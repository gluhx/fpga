==> flow/design.v <==
module mult_2t (
    input clk,
    input reset,
    input enable,
    input [31:0] multipliable_1,
    input [31:0] multipliable_2,
    output reg [31:0] mult_result = 32'b0
);
    reg [31:0] mult_delay = 32'b0;
    always @(posedge clk or negedge reset) begin
        if (!reset) begin
            mult_delay <= 32'b0;
            mult_result <= 32'b0;
        end else begin
            if (enable) begin
                mult_delay <= multipliable_1 * multipliable_2;
            end                
            mult_result <= mult_delay;
        end
    end
endmodule  
module sequence(
    input clk,
    input reset,
    input enable_start,
    input [31:0] x_n,
    input [31:0] x_n_1,
    output reg [31:0] y = 32'b0
);
parameter [31:0] a = 32'b10;
parameter [31:0] b = 32'b11;
parameter [31:0] aa = a * a;
parameter [31:0] ab = a * b;
wire [2:0][31:0] mult_result;
wire [31:0] temp_y;
mult_2t MULT_AAY(
    .clk(clk),
    .reset(reset),
    .enable(enable_start),
    .multipliable_1(aa),
    .multipliable_2(temp_y),
    .mult_result(mult_result[0])
);
mult_2t MULT_ABX(
    .clk(clk),
    .reset(reset),
    .enable(enable_start),
    .multipliable_1(ab),
    .multipliable_2(x_n_1),
    .mult_result(mult_result[1])
);
mult_2t MULT_BX(
    .clk(clk),
    .reset(reset),
    .enable(enable_start),
    .multipliable_1(b),
    .multipliable_2(x_n),
    .mult_result(mult_result[2])
);
assign temp_y = mult_result[0] + mult_result[1] + mult_result[2];
always @(posedge clk or negedge reset) begin 
    if (!reset) y <= 32'b0;
    else y <= temp_y;
end
endmodule  
module filter(
    input clk,
    input reset,
    input [31:0] x,
    output [31:0] y
);
reg [31:0] x_n = 32'b0;
reg [31:0] x_n_1 = 32'b0;
reg counter = 1'b0;
wire [31:0] add_y, even_y;
wire add, even;
sequence SEQ_ADD(
    .clk(clk),
    .reset(reset),
    .enable_start(add),
    .x_n(x_n),
    .x_n_1(x_n_1),
    .y(add_y)
);
sequence SEQ_EVEN(
    .clk(clk),
    .reset(reset),
    .enable_start(even),
    .x_n(x_n),
    .x_n_1(x_n_1),
    .y(even_y)
);
assign add = counter ? 1'b1 : 1'b0;
assign even = counter ? 1'b0 : 1'b1;
assign y = counter ? add_y : even_y;
always @(posedge clk or negedge reset) begin 
    if (!reset) begin 
        x_n <= 32'b0;
        x_n_1 <= 32'b0;
    end else begin 
        x_n <= x;
        x_n_1 <= x_n;
        counter <= ~counter;
    end
end
endmodule  
## Reports on filter

Tool output for the design above, in the order of the flow.
Line numbers count from 1 in the design file above.
Operators: Yosys type, input widths -> output width; for muxes data width and select width s.
Library cell names are shortened.
The mark -- stands for no value.

| set-up | value |
|---|---|
| top | filter |
| clock port | clk |
| library | sky130hd |
| timing corner | tt_025C_1v80 |

## Word-level counts

Yosys after proc, flatten, opt, wreduce and memory -nomap, before mapping. Enables and synchronous resets that opt folds into registers are not counted as muxes. Memory bits, and registers merged into a memory's read port (data or address), are not among the register bits. Print and check cells are not counted. Equal cells are merged and count once.

| bit counts | value |
|---|---|
| flip-flop bits (word level) | 501 |
| latch bits | 0 |
| RAM bits | 0 |
| memory bits (read-only) | 0 |
| clocked read ports x word width | 0 |
| memories kept | 0 |
| input bits | 34 |
| output and inout port bits | 32 |
| cells after elaboration | 26 |

| operators by class | value |
|---|---|
| add/subtract/negate cells | 4 |
| multiply operators | 2 |
| div/mod/pow operators | 0 |
| $lt $le $gt $ge | 0 |
| equal/unequal tests | 0 |
| shift operators | 0 |
| mux-type cells | 2 |
| bitwise logic cells | 1 |
| reduce/logical cells | 0 |

Operator list:

| cell | count |
|---|---|
| $add 32x32->32 | 4 |
| $mul 2x32->31 const A | 1 |
| $mul 2x32->32 const A | 1 |
| $mux 32 | 1 |
| $not 1->1 | 1 |
| $mux 1 | 1 |

## Longest topological paths

Depth = most cells in a row (Yosys ltp): at word level without a register or memory, in the mapped netlist without a sequential cell, where the memories' decode and read muxes count.

| logic depth | value |
|---|---|
| word-level depth | 2 |
| ABC_AREA | 0 |
| mapped depth | 13 |
| mapped depth without buffers | 13 |

## Synthesis result

The flow's flattened synthesis, as Yosys stat reports it; memories are mapped. The netlist is that of the ABC_AREA named above (0 if unset); the other value can give another one.

Cell types:

| cell | count | total area (um^2) |
|---|---|---|
| dfrtp_1 | 499 | 1.25E+04 |
| ha_1 | 119 | 1.49E+03 |
| mux2_2 | 132 | 1.49E+03 |
| fa_1 | 62 | 1241.19 |
| xnor2_1 | 71 | 621.846 |
| nand2_1 | 150 | 563.04 |
| a21oi_1 | 106 | 530.509 |
| a21o_1 | 64 | 480.461 |
| xor2_1 | 43 | 376.611 |
| o21ai_0 | 75 | 375.36 |
| nor2_1 | 79 | 296.534 |
| o21ai_1 | 28 | 140.134 |
| clkbuf_1 | 36 | 135.13 |
| o21a_1 | 18 | 135.13 |
| o21bai_1 | 17 | 127.622 |
| inv_1 | 31 | 116.362 |
| nand3_1 | 22 | 110.106 |
| a211oi_1 | 13 | 97.594 |

Not listed: further types 53, cells in them 171.

| mapped netlist | value |
|---|---|
| standard cells after synthesis | 1736 |
| chip area (Yosys) | 22071.2 um^2 |
| sequential part of the area | 12517.0 um^2 |
| mapped flip-flops | 500 |
| buffers | 42 |

The figures by module come from a second, unflattened synthesis with its own total; it is not the netlist above.

| unflattened totals | value |
|---|---|
| cells (unflattened synthesis) | 11880 |
| area total of the unflattened synthesis | 115549.6 um^2 |

Rows give one instance, submodules left out.

By module:

| module | instances | cells | area (um^2) | seq. area (um^2) |
|---|---|---|---|---|
| mult_2t | 6 | 1854 | 17832.1 | 1601.5 |
| sequence | 2 | 327 | 3190.6 | 800.8 |
| filter | 1 | 102 | 2175.8 | 1631.6 |

## Path before layout

Source: OpenSTA report_checks on the synthesized netlist (no wires, ideal clock, input and output delay 20% of the period each), path of least setup slack; recovery checks are left aside. Register names are those of the netlist, which keeps one name where synthesis merged equal registers.

| path post-synthesis | value |
|---|---|
| path kind | register to register |
| start | register SEQ_ADD.MULT_BX.mult_result[2] |
| end | register SEQ_ADD.MULT_AAY.mult_delay[28] |
| clock period | 4870 ps |
| setup time | 125 ps |
| launch time at the first pin | 0 ps |
| arrival | 2975 ps |
| data required time | 4745 ps |
| setup slack | 1771 ps |
| delay of the path | 3100 ps |
| stages on the path | 14 |
| path buffers | 0 |
| period reached after synthesis | 3099 ps |

"delay of the path" is the arrival time less input delay plus setup time.
"stages on the path": output pins that drive a net of the path, with the launching flip-flop's if there is one; two outputs of one cell count as two.
"period reached after synthesis" is the clock period less the worst setup slack; recovery checks do not enter. This is arithmetic on one report: input and output delays are still those of the set period (20% each).
The rows between start and end are the longest chain of elaborated cells between them; the timing report does not say that the signal goes this way. Where chains are equally long, one stands for them.
Each line given opens the expression or statement behind the cell; cells for indexed reads and writes are added by Yosys, which also makes memories of some case tables.

| between the ends, post-synthesis | value |
|---|---|
| cells stage by stage | dfrtp_1 fa_1 ha_1 inv_1 fa_1 nor2b_1 o31a_1 o2111a_1 o211ai_1 a31oi_1 o21ai_1 nor2b_1 xnor2_1 mux2_2 |
| cells in the longest elaborated chain | 1 |
| elaborated cells on any way between the ends | 1 |
| RTL lines with such cells | 1 |
| those cells by class | 1 x add/sub |

Ends and longest elaborated chain, post-synthesis:

| element | RTL line | text |
|---|---|---|
| from (decl) | 7 | `output reg [31:0] mult_result = 32'b0` |
| from (assign) | 13 | `mult_result <= 32'b0;` |
| from (assign) | 18 | `mult_result <= mult_delay;` |
| $add 32x32->32 | 60 | `assign temp_y = mult_result[0] + mult_result[1] + mult_result[2];` |
| to (assign) | 12 | `mult_delay <= 32'b0;` |
| to (assign) | 16 | `mult_delay <= multipliable_1 * multipliable_2;` |
| to (decl) | 9 | `reg [31:0] mult_delay = 32'b0;` |

Nets of the timed path that keep an RTL name, with a line that drives or declares them; the list need not be complete.

Nets with RTL names, path post-synthesis:

| signal | RTL line |
|---|---|
| SEQ_ADD.MULT_AAY.multipliable_2[26] | 60 |

## Path in the finished layout

From the final timing report of run 1: the path of least setup slack in the routed layout; clock arrival at registers is part of the times.
The report prints the path's times to 10 ps; the period is as set.

| path post-layout | value |
|---|---|
| path kind | register to register |
| start | register SEQ_ADD.MULT_AAY.mult_result[2] |
| end | register SEQ_ADD.MULT_AAY.mult_delay[28] |
| clock period | 3130 ps |
| setup time | 90 ps |
| launch time at the first pin | 550 ps |
| arrival | 3840 ps |
| data required time | 3590 ps |
| setup slack | -250 ps |
| stages on the path | 15 |
| path buffers | 1 |

The rows between start and end are the longest chain of elaborated cells between them; the timing report does not say that the signal goes this way. Where chains are equally long, one stands for them.

| between the ends, post-layout | value |
|---|---|
| cells stage by stage | dfrtp_1 fa_1 ha_2 inv_2 fa_2 nor2b_2 o31a_1 o2111a_2 o211ai_1 buf_4 a31oi_4 o21ai_2 nor2b_4 xnor2_2 mux2_4 |
| cells in the longest elaborated chain | 2 |
| elaborated cells on any way between the ends | 2 |
| RTL lines with such cells | 1 |
| those cells by class | 2 x add/sub |

Ends and longest elaborated chain, post-layout:

| element | RTL line | text |
|---|---|---|
| from (decl) | 7 | `output reg [31:0] mult_result = 32'b0` |
| from (assign) | 13 | `mult_result <= 32'b0;` |
| from (assign) | 18 | `mult_result <= mult_delay;` |
| $add 32x32->32 (2 in a row) | 60 | `assign temp_y = mult_result[0] + mult_result[1] + mult_result[2];` |
| to (assign) | 12 | `mult_delay <= 32'b0;` |
| to (assign) | 16 | `mult_delay <= multipliable_1 * multipliable_2;` |
| to (decl) | 9 | `reg [31:0] mult_delay = 32'b0;` |

Nets of the timed path that keep an RTL name, with a line that drives or declares them; the list need not be complete.

Nets with RTL names, path post-layout:

| signal | RTL line |
|---|---|
| SEQ_ADD.MULT_AAY.multipliable_2[26] | 60 |

Subject: flow runs of filter

Hi,

Design filter on sky130hd. What follows are 2 stored runs of the flow, each under its own settings; their order means nothing. The constraints put input and output delay at 20% of the set period each and load the outputs with 0.01 pF.
"period reached" is the run's clock period less its worst setup slack. It is reckoned from that one timing run; input and output delays stay at 20% of the period that was set.
"worst path time" means the part of the period allowed to the worst setup path (the constraints hold back 20% at inputs and 20% at outputs) less its slack; where the path has registers, the arrival times of their clocks count too.
"worst path time" is given in steps of 10 ps.

#### Run 1

| setting | value |
|---|---|
| period_ns | `3.13` |
| CORE_UTILIZATION | `39` |
| PLACE_DENSITY_LB_ADDON | `0.0` |
| CELL_PAD_IN_SITES_GLOBAL_PLACEMENT | `3` |
| CELL_PAD_IN_SITES_DETAIL_PLACEMENT | `2` |
| TNS_END_PERCENT | `65` |
| ABC_AREA | `0` |
| CTS_CLUSTER_SIZE | `50` |
| CTS_CLUSTER_DIAMETER | `230` |
| SLEW_MARGIN | `30` |
| MAX_ROUTING_LAYER | `met4` |
| CAP_MARGIN | `20` |
| CORE_MARGIN | `2` |

| result | value |
|---|---|
| Yosys chip area after synthesis | 22071.2 um^2 |
| die size | 58510.8 um^2 |
| standard-cell area after layout | 26046.2 um^2 |
| utilization of the finished layout | 46.4% |
| worst setup slack after layout | -246 ps |
| period reached | 3376 ps |
| worst path time | 3380 ps |
| critical path kind | register to register |

#### Run 2

| setting | value |
|---|---|
| period_ns | `2.51` |
| CORE_UTILIZATION | `41` |
| SETUP_SLACK_MARGIN | `0.14` |
| PLACE_DENSITY | `0.87` |
| CORE_ASPECT_RATIO | `1.38` |
| CELL_PAD_IN_SITES_DETAIL_PLACEMENT | `0` |
| GPL_ROUTABILITY_DRIVEN | `0` |
| CTS_CLUSTER_SIZE | `45` |
| MAX_ROUTING_LAYER | `met5` |
| CAP_MARGIN | `20` |
| CORE_MARGIN | `2` |
| SLEW_MARGIN | `20` |

| result | value |
|---|---|
| Yosys chip area after synthesis | 22071.2 um^2 |
| die size | 55728.2 um^2 |
| standard-cell area after layout | 31228.7 um^2 |
| utilization of the finished layout | 58.9% |
| worst setup slack after layout | -1193 ps |
| period reached | 3703 ps |
| worst path time | 3700 ps |
| critical path kind | register to register |

Regards
