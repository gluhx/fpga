==> flow/design.v <==
module XOR #(
    parameter WIDTH = 8
)
(
    input [WIDTH - 1:0] in_1,
    input [WIDTH - 1:0] in_2,
    output [WIDTH - 1:0] out
);
assign out = in_1 ^ in_2;
endmodule  
module NOR #(
    parameter WIDTH = 8
)(
    input [WIDTH - 1:0] in,
    output out 
);
assign out = ~(|in) ? 1 : 0;
endmodule  
module memory_cell #(
    parameter CELL_SIZE = 8,
    parameter CELL_ADDR = 0,
    parameter ADDR_SIZE = 3
)(
    input clk,
    input reset,
    input wen,
    input priority_wen,
    input [CELL_SIZE - 1:0] input_data,
    input [CELL_SIZE - 1:0] check_data,
    input [ADDR_SIZE - 1:0] input_addr,
    output eq,
    output [ADDR_SIZE - 1:0] output_addr,
    output reg [CELL_SIZE - 1:0] output_data = 0
);
reg [ADDR_SIZE - 1:0] cell_addr = CELL_ADDR;
wire [CELL_SIZE - 1:0] temp_data;
XOR #(
    .WIDTH(CELL_SIZE)
) DD1 (
    .in_1(check_data),
    .in_2(output_data),
    .out(temp_data)
);
NOR #(
    .WIDTH(CELL_SIZE)
) DD2 (
    .in(temp_data),
    .out(eq)
);
assign output_addr = eq ? cell_addr : 0;
always @(posedge clk or negedge reset) begin 
    if (!(reset)) output_data <= 0;
    else if (((wen) && (cell_addr <= input_addr)) || priority_wen) output_data <= input_data; 
end
endmodule  
module LU_cache #(
    parameter CELL_SIZE = 8,
    parameter CELL_COUNT = 8,
    parameter CELL_ADDR_SIZE = 3
)
(
    input clk,
    input reset,
    input [CELL_SIZE - 1:0] data_in,
    input new_data,
    output [CELL_COUNT - 1:0][CELL_SIZE - 1:0] data_out
);
wire [CELL_ADDR_SIZE - 1:0] addr;  
wire [CELL_COUNT - 1:0][CELL_ADDR_SIZE-1:0] addr_array;
wire eq;
wire [CELL_COUNT - 1:0] eq_array;
wire priority_wen;
genvar i;
generate 
    for (i = 0; i < CELL_COUNT; i = i + 1) begin : memory_cel_modules
        if (i == 0) begin
            memory_cell #(
                .CELL_SIZE(CELL_SIZE),
                .ADDR_SIZE(CELL_ADDR_SIZE),
                .CELL_ADDR(i)
            ) CELL (
                .clk(clk),
                .reset(reset),
                .wen(new_data),
                .priority_wen(priority_wen),
                .input_data(data_in),
                .check_data(data_in),
                .input_addr(addr),
                .eq(eq_array[i]),
                .output_addr(addr_array[i]),
                .output_data(data_out[i])
            );
        end else begin
            memory_cell #(
                .CELL_SIZE(CELL_SIZE),
                .ADDR_SIZE(CELL_ADDR_SIZE),
                .CELL_ADDR(i)
            ) CELL (
                .clk(clk),
                .reset(reset),
                .wen(new_data),
                .priority_wen(priority_wen),
                .input_data(data_out[i-1]),
                .check_data(data_in),
                .input_addr(addr),
                .eq(eq_array[i]),
                .output_addr(addr_array[i]),
                .output_data(data_out[i])
            );
        end
    end
endgenerate
assign priority_wen = (!eq & new_data) ? 1 : 0;
assign eq = |eq_array;
genvar bit_idx;
generate
    for (bit_idx = 0; bit_idx < CELL_ADDR_SIZE; bit_idx = bit_idx + 1) begin : or_bit
        wire [CELL_COUNT-1:0] or_inputs;
        for (i = 0; i < CELL_COUNT; i = i + 1) begin : collect_bits
            assign or_inputs[i] = addr_array[i][bit_idx];
        end
        assign addr[bit_idx] = |or_inputs;
    end
endgenerate
endmodule  
; ---- Reports on LU_cache
; What the tools print for LU_cache, step after step.
; Line numbers count from 1 in the design file above.
; Operators: Yosys type, input widths -> output width; for muxes data width and select width s.
; A cell with n/a has no value.
[setup]
top = LU_cache
clk_port = clk
cell_library = sky130hd
lib_corner = tt_025C_1v80

; ---- Elaborated design
; Source: Yosys, flattened and elaborated, memories not mapped. Widths are those after wreduce; folded enables and synchronous resets count as part of the registers. Registers that Yosys merges into a memory's read port (data or address) are not register bits. Print and check cells do not count. Equal cells are merged and count once.
[bits]
in_bits = 11
wordCells = 70
ff_bits = 64
output_inout_bits = 64
[classes]
muxes = 16
reduce_logical = 29
bitwise = 9
n_cmp = 8
[ops]
columns = cell, n
row1 = $reduce_or 8->1, 9
row2 = $xor 8x8->8, 8
row3 = $reduce_or 7->1, 3
row4 = $le 3x3->1 const A, 4
row5 = $mux 3, 4
row6 = $mux 1, 10
row7 = $logic_and 1x1->1, 8
row8 = $logic_or 1x1->1, 8
row9 = $le 1x3->1 const A, 2
row10 = $le 2x3->1 const A, 2
row11 = $mux 2, 2
row12 = $and 1x1->1, 1
row13 = $logic_not 1->1, 1

; ---- Longest topological paths
; Longest topological path by Yosys (ltp), each cell counted once; first at word level (registers and memories cut), then after technology mapping (sequential cells cut; the memories' decode and read muxes count).
[depth]
ltp_word = 8
ABC_AREA = 0
depth_mapped = 9
ltp_nobuf = 7

; ---- Mapped cells and area
; Source: synth_stat.txt of the flow (Yosys; design flattened, memories mapped). It holds for the ABC_AREA given above (unset counts as 0); a run with the other value may have another netlist.
[by_type]
columns = cell, n, area_total_um2
row1 = sky130_fd_sc_hd__dfrtp_1, 64, 1.6E+03
row2 = sky130_fd_sc_hd__mux2_2, 56, 630.605
row3 = sky130_fd_sc_hd__xor2_1, 56, 490.47
row4 = sky130_fd_sc_hd__mux2_4, 8, 120.115
row5 = sky130_fd_sc_hd__nor4_1, 14, 87.584
row6 = sky130_fd_sc_hd__xnor2_1, 8, 70.067
row7 = sky130_fd_sc_hd__buf_6, 6, 67.565
row8 = sky130_fd_sc_hd__nand2_1, 10, 37.536
row9 = sky130_fd_sc_hd__o41ai_4, 1, 27.526
row10 = sky130_fd_sc_hd__a31oi_4, 1, 21.27
row11 = sky130_fd_sc_hd__nand4_4, 1, 21.27
row12 = sky130_fd_sc_hd__nor4_4, 1, 21.27
row13 = sky130_fd_sc_hd__nand4_1, 3, 18.768
row14 = sky130_fd_sc_hd__o21bai_4, 1, 18.768
row15 = sky130_fd_sc_hd__o21ai_2, 2, 17.517
row16 = sky130_fd_sc_hd__buf_4, 2, 15.014
row17 = sky130_fd_sc_hd__nand2_2, 2, 12.512
row18 = sky130_fd_sc_hd__nor2_4, 1, 11.261
; Not listed: further types 12, cells in them 13.
[synth_totals]
ffs = 64
mapped_cells = 250
buffers = 10
seq_area_um2 = 1601.5
synth_area_um2 = 3375.7
; By module: a second synthesis without flattening, with its own total; a netlist apart from the flattened one above.
[hier_totals]
hier_cells = 288
hier_area_um2 = 3560.9
; Each row is one instance without its submodules.
[by_module]
columns = module, n_cells, seq_area_um2, area_um2, n_inst
row1 = XOR #(WIDTH=8), 8, 0.0, 70.1, 8
row2 = memory_cell, 39, 200.2, 402.9, 1
row3 = memory_cell, 22, 200.2, 346.6, 1
row4 = memory_cell, 22, 200.2, 344.1, 1
row5 = memory_cell, 20, 200.2, 340.3, 1
row6 = memory_cell, 22, 200.2, 340.3, 1
row7 = memory_cell, 21, 200.2, 337.8, 1
row8 = memory_cell, 21, 200.2, 332.8, 1
row9 = memory_cell, 21, 200.2, 327.8, 1
row10 = NOR #(WIDTH=8), 3, 0.0, 18.8, 8
row11 = LU_cache, 12, 0.0, 77.6, 1

; ---- Path before layout
; Source: OpenSTA report_checks on the synthesized netlist (no wires, ideal clock, input and output delay 20% of the period each), path of least setup slack; recovery checks are left aside. Register names are those of the netlist, which keeps one name where synthesis merged equal registers.
[synth_timing]
kind = input to register
startpoint = in data_in[3]
endpoint = reg memory_cel_modules[6].genblk1.CELL.output_data[0]
required_ns = 2.675
t_arrival_ns = 2.250
n_path_buf = 1
setup_time_ns = 0.125
path_delay_ns = 1.815
input_delay_ns = 0.560
tclk_ns = 2.8
path_stages = 8
slack_ns = 0.425
t_first_pin_ns = 0.560
synth_period_reached_ns = 2.375
; "path_delay_ns" = arrival - input delay + setup time.
; "path_stages" counts driving pins, that of a launching flip-flop among them; a cell with two outputs on the path counts twice.
; "synth_period_reached_ns" is the clock period less the worst setup slack; recovery checks do not enter. This is arithmetic on one report: input and output delays are still those of the set period (20% each).
; The rows between start and end are the longest chain of elaborated cells between them; the timing report does not say that the signal goes this way. Where chains are equally long, one stands for them.
; Each line given opens the expression or statement behind the cell; cells for indexed reads and writes are added by Yosys, which also makes memories of some case tables.
[synth_via]
cell_sequence = sky130_fd_sc_hd__buf_4 -> sky130_fd_sc_hd__xor2_1 -> sky130_fd_sc_hd__nor4_1 -> sky130_fd_sc_hd__nand2_1 -> sky130_fd_sc_hd__nand4_4 -> sky130_fd_sc_hd__nor4_4 -> sky130_fd_sc_hd__o21bai_4 -> sky130_fd_sc_hd__mux2_4
elab_chain_len = 8
cone_cells = 41
cone_lines = 7
classes_between = 1 x compare; 16 x mux; 9 x logic; 15 x reduce/logical
[synth_rtl]
columns = item, line_no
row1 = start: declaration, 64  ; input [CELL_SIZE - 1:0] data_in,
row2 = $xor 8x8->8, 9  ; assign out = in_1 ^ in_2;
row3 = $reduce_or 8->1, 17  ; assign out = ~(|in) ? 1 : 0;
row4 = $mux 1, 17
row5 = $mux 1, 50  ; assign output_addr = eq ? cell_addr : 0;
row6 = $reduce_or 7->1, 122  ; assign addr[bit_idx] = |or_inputs;
row7 = $le 3x3->1, 53  ; else if (((wen) && (cell_addr <= input_addr)) || priority_wen) output_data <= input_data;
row8 = $logic_and 1x1->1, 53
row9 = $logic_or 1x1->1, 53
row10 = end: assignment, 52  ; if (!(reset)) output_data <= 0;
row11 = end: assignment, 53
row12 = end: declaration, 33  ; output reg [CELL_SIZE - 1:0] output_data = 0

; ---- Path in the finished layout
; From the final timing report of record 1: the path of least setup slack in the routed layout; clock arrival at registers is part of the times.
[layout_timing]
kind = input to register
startpoint = in data_in[0]
endpoint = reg memory_cel_modules[3].genblk1.CELL.output_data[0]
n_path_buf = 1
path_stages = 8
t_arrival_ns = 3.98
input_delay_ns = 0.83
tclk_ns = 4.17
required_ns = 4.40
t_first_pin_ns = 0.83
slack_ns = 0.42
setup_time_ns = 0.11
; The rows between start and end are the longest chain of elaborated cells between them; the timing report does not say that the signal goes this way. Where chains are equally long, one stands for them.
[layout_via]
cell_sequence = sky130_fd_sc_hd__clkdlybuf4s50_1 -> sky130_fd_sc_hd__xor2_1 -> sky130_fd_sc_hd__nor4_1 -> sky130_fd_sc_hd__nand2_1 -> sky130_fd_sc_hd__nand2_1 -> sky130_fd_sc_hd__o211ai_1 -> sky130_fd_sc_hd__o21ai_2 -> sky130_fd_sc_hd__mux2_2
elab_chain_len = 8
cone_cells = 41
cone_lines = 7
classes_between = 1 x compare; 16 x mux; 9 x logic; 15 x reduce/logical
[layout_rtl]
columns = item, line_no
row1 = start: declaration, 64  ; input [CELL_SIZE - 1:0] data_in,
row2 = $xor 8x8->8, 9  ; assign out = in_1 ^ in_2;
row3 = $reduce_or 8->1, 17  ; assign out = ~(|in) ? 1 : 0;
row4 = $mux 1, 17
row5 = $mux 1, 50  ; assign output_addr = eq ? cell_addr : 0;
row6 = $reduce_or 7->1, 122  ; assign addr[bit_idx] = |or_inputs;
row7 = $le 2x3->1, 53  ; else if (((wen) && (cell_addr <= input_addr)) || priority_wen) output_data <= input_data;
row8 = $logic_and 1x1->1, 53
row9 = $logic_or 1x1->1, 53
row10 = end: assignment, 52  ; if (!(reset)) output_data <= 0;
row11 = end: assignment, 53
row12 = end: declaration, 33  ; output reg [CELL_SIZE - 1:0] output_data = 0

## Implementation results

Settings and measured results of 2 stored flow runs for module LU_cache (sky130hd), not sorted in any way. The constraints put input and output delay at 20% of the set period each and load the outputs with 0.01 pF.
"achieved_clock_period_ns" = clock period - worst setup slack. The figure is calculated, with input and output delays left at 20% of the set period.
"worst_path_time_ns" is the time allowed to the run's worst setup path (the clock period less input and output delay, where it has them) less its slack. Clock arrival times count: a late capture clock shortens it, a late launch clock lengthens it.
"final_power_uw": no workload was simulated; the value follows from the tool's default switching activity.

# record 1
==> flow/run.sh <==
#!/bin/bash
# the make line also repeats the synthesis and layout settings of config.mk as NAME=value (left out here)
make -C /OpenROAD-flow-scripts/flow DESIGN_CONFIG=/design/flow/config.mk WORK_HOME=/design/flow/orfs CLKGATE_MAP_FILE= finish
==> flow/config.mk <==
export PLATFORM = sky130hd
export DESIGN_NAME = LU_cache
export DESIGN_NICKNAME = LU_cache
export VERILOG_FILES = /design/flow/design.v
export SDC_FILE = /design/flow/constraint.sdc
export NUM_CORES = 4
export LEC_CHECK = 0
export ABC_AREA = 0
export CAP_MARGIN = 10
export CELL_PAD_IN_SITES_DETAIL_PLACEMENT = 2
export CELL_PAD_IN_SITES_GLOBAL_PLACEMENT = 3
export CORE_ASPECT_RATIO = 1.0
export CORE_MARGIN = 2
export CORE_UTILIZATION = 44
export CTS_CLUSTER_SIZE = 50
export GPL_ROUTABILITY_DRIVEN = 0
export PLACE_DENSITY = 0.72
export SETUP_SLACK_MARGIN = 0.06
export SLEW_MARGIN = 35
export TNS_END_PERCENT = 85
==> flow/constraint.sdc <==
create_clock -name core_clock -period 4.17 [get_ports {clk}]
set_input_delay 0.8340 -clock core_clock [delete_from_list [all_inputs] [get_ports {clk}]]
set_output_delay 0.8340 -clock core_clock [all_outputs]
set_load 0.01 [all_outputs]

==> record 1: results <==
finish.stdcell_area_um2=4372.9
achieved_clock_period_ns=3.753
final_power_uw=2981
die_footprint_um2=8388.7
fin_tns_ns=0.000
synthArea_um2=3375.7
fin_ws_ns=0.417
util_pct=59.7
worst_path_time_ns=2.92
timing.worst_path_kind="input to register"

# record 2
==> flow/run.sh <==
#!/bin/bash
# the make line also repeats the synthesis and layout settings of config.mk as NAME=value (left out here)
make -C /OpenROAD-flow-scripts/flow DESIGN_CONFIG=/design/flow/config.mk WORK_HOME=/design/flow/orfs CLKGATE_MAP_FILE= finish
==> flow/config.mk <==
export PLATFORM = sky130hd
export DESIGN_NAME = LU_cache
export DESIGN_NICKNAME = LU_cache
export VERILOG_FILES = /design/flow/design.v
export SDC_FILE = /design/flow/constraint.sdc
export NUM_CORES = 4
export LEC_CHECK = 0
export ABC_AREA = 1
export CAP_MARGIN = 20
export CELL_PAD_IN_SITES_DETAIL_PLACEMENT = 1
export CORE_ASPECT_RATIO = 0.95
export CORE_MARGIN = 2
export CORE_UTILIZATION = 28
export CTS_CLUSTER_DIAMETER = 223
export GPL_TIMING_DRIVEN = 0
export PLACE_DENSITY = 0.85
export SETUP_SLACK_MARGIN = -0.09
export SLEW_MARGIN = 20
==> flow/constraint.sdc <==
create_clock -name core_clock -period 1.44 [get_ports {clk}]
set_input_delay 0.2880 -clock core_clock [delete_from_list [all_inputs] [get_ports {clk}]]
set_output_delay 0.2880 -clock core_clock [all_outputs]
set_load 0.01 [all_outputs]

==> record 2: results <==
finish.stdcell_area_um2=7290.7
achieved_clock_period_ns=2.293
final_power_uw=9133
die_footprint_um2=16181.3
fin_tns_ns=-43.714
synthArea_um2=4250.3
fin_ws_ns=-0.853
util_pct=49.5
worst_path_time_ns=2.29
timing.worst_path_kind="register to register"
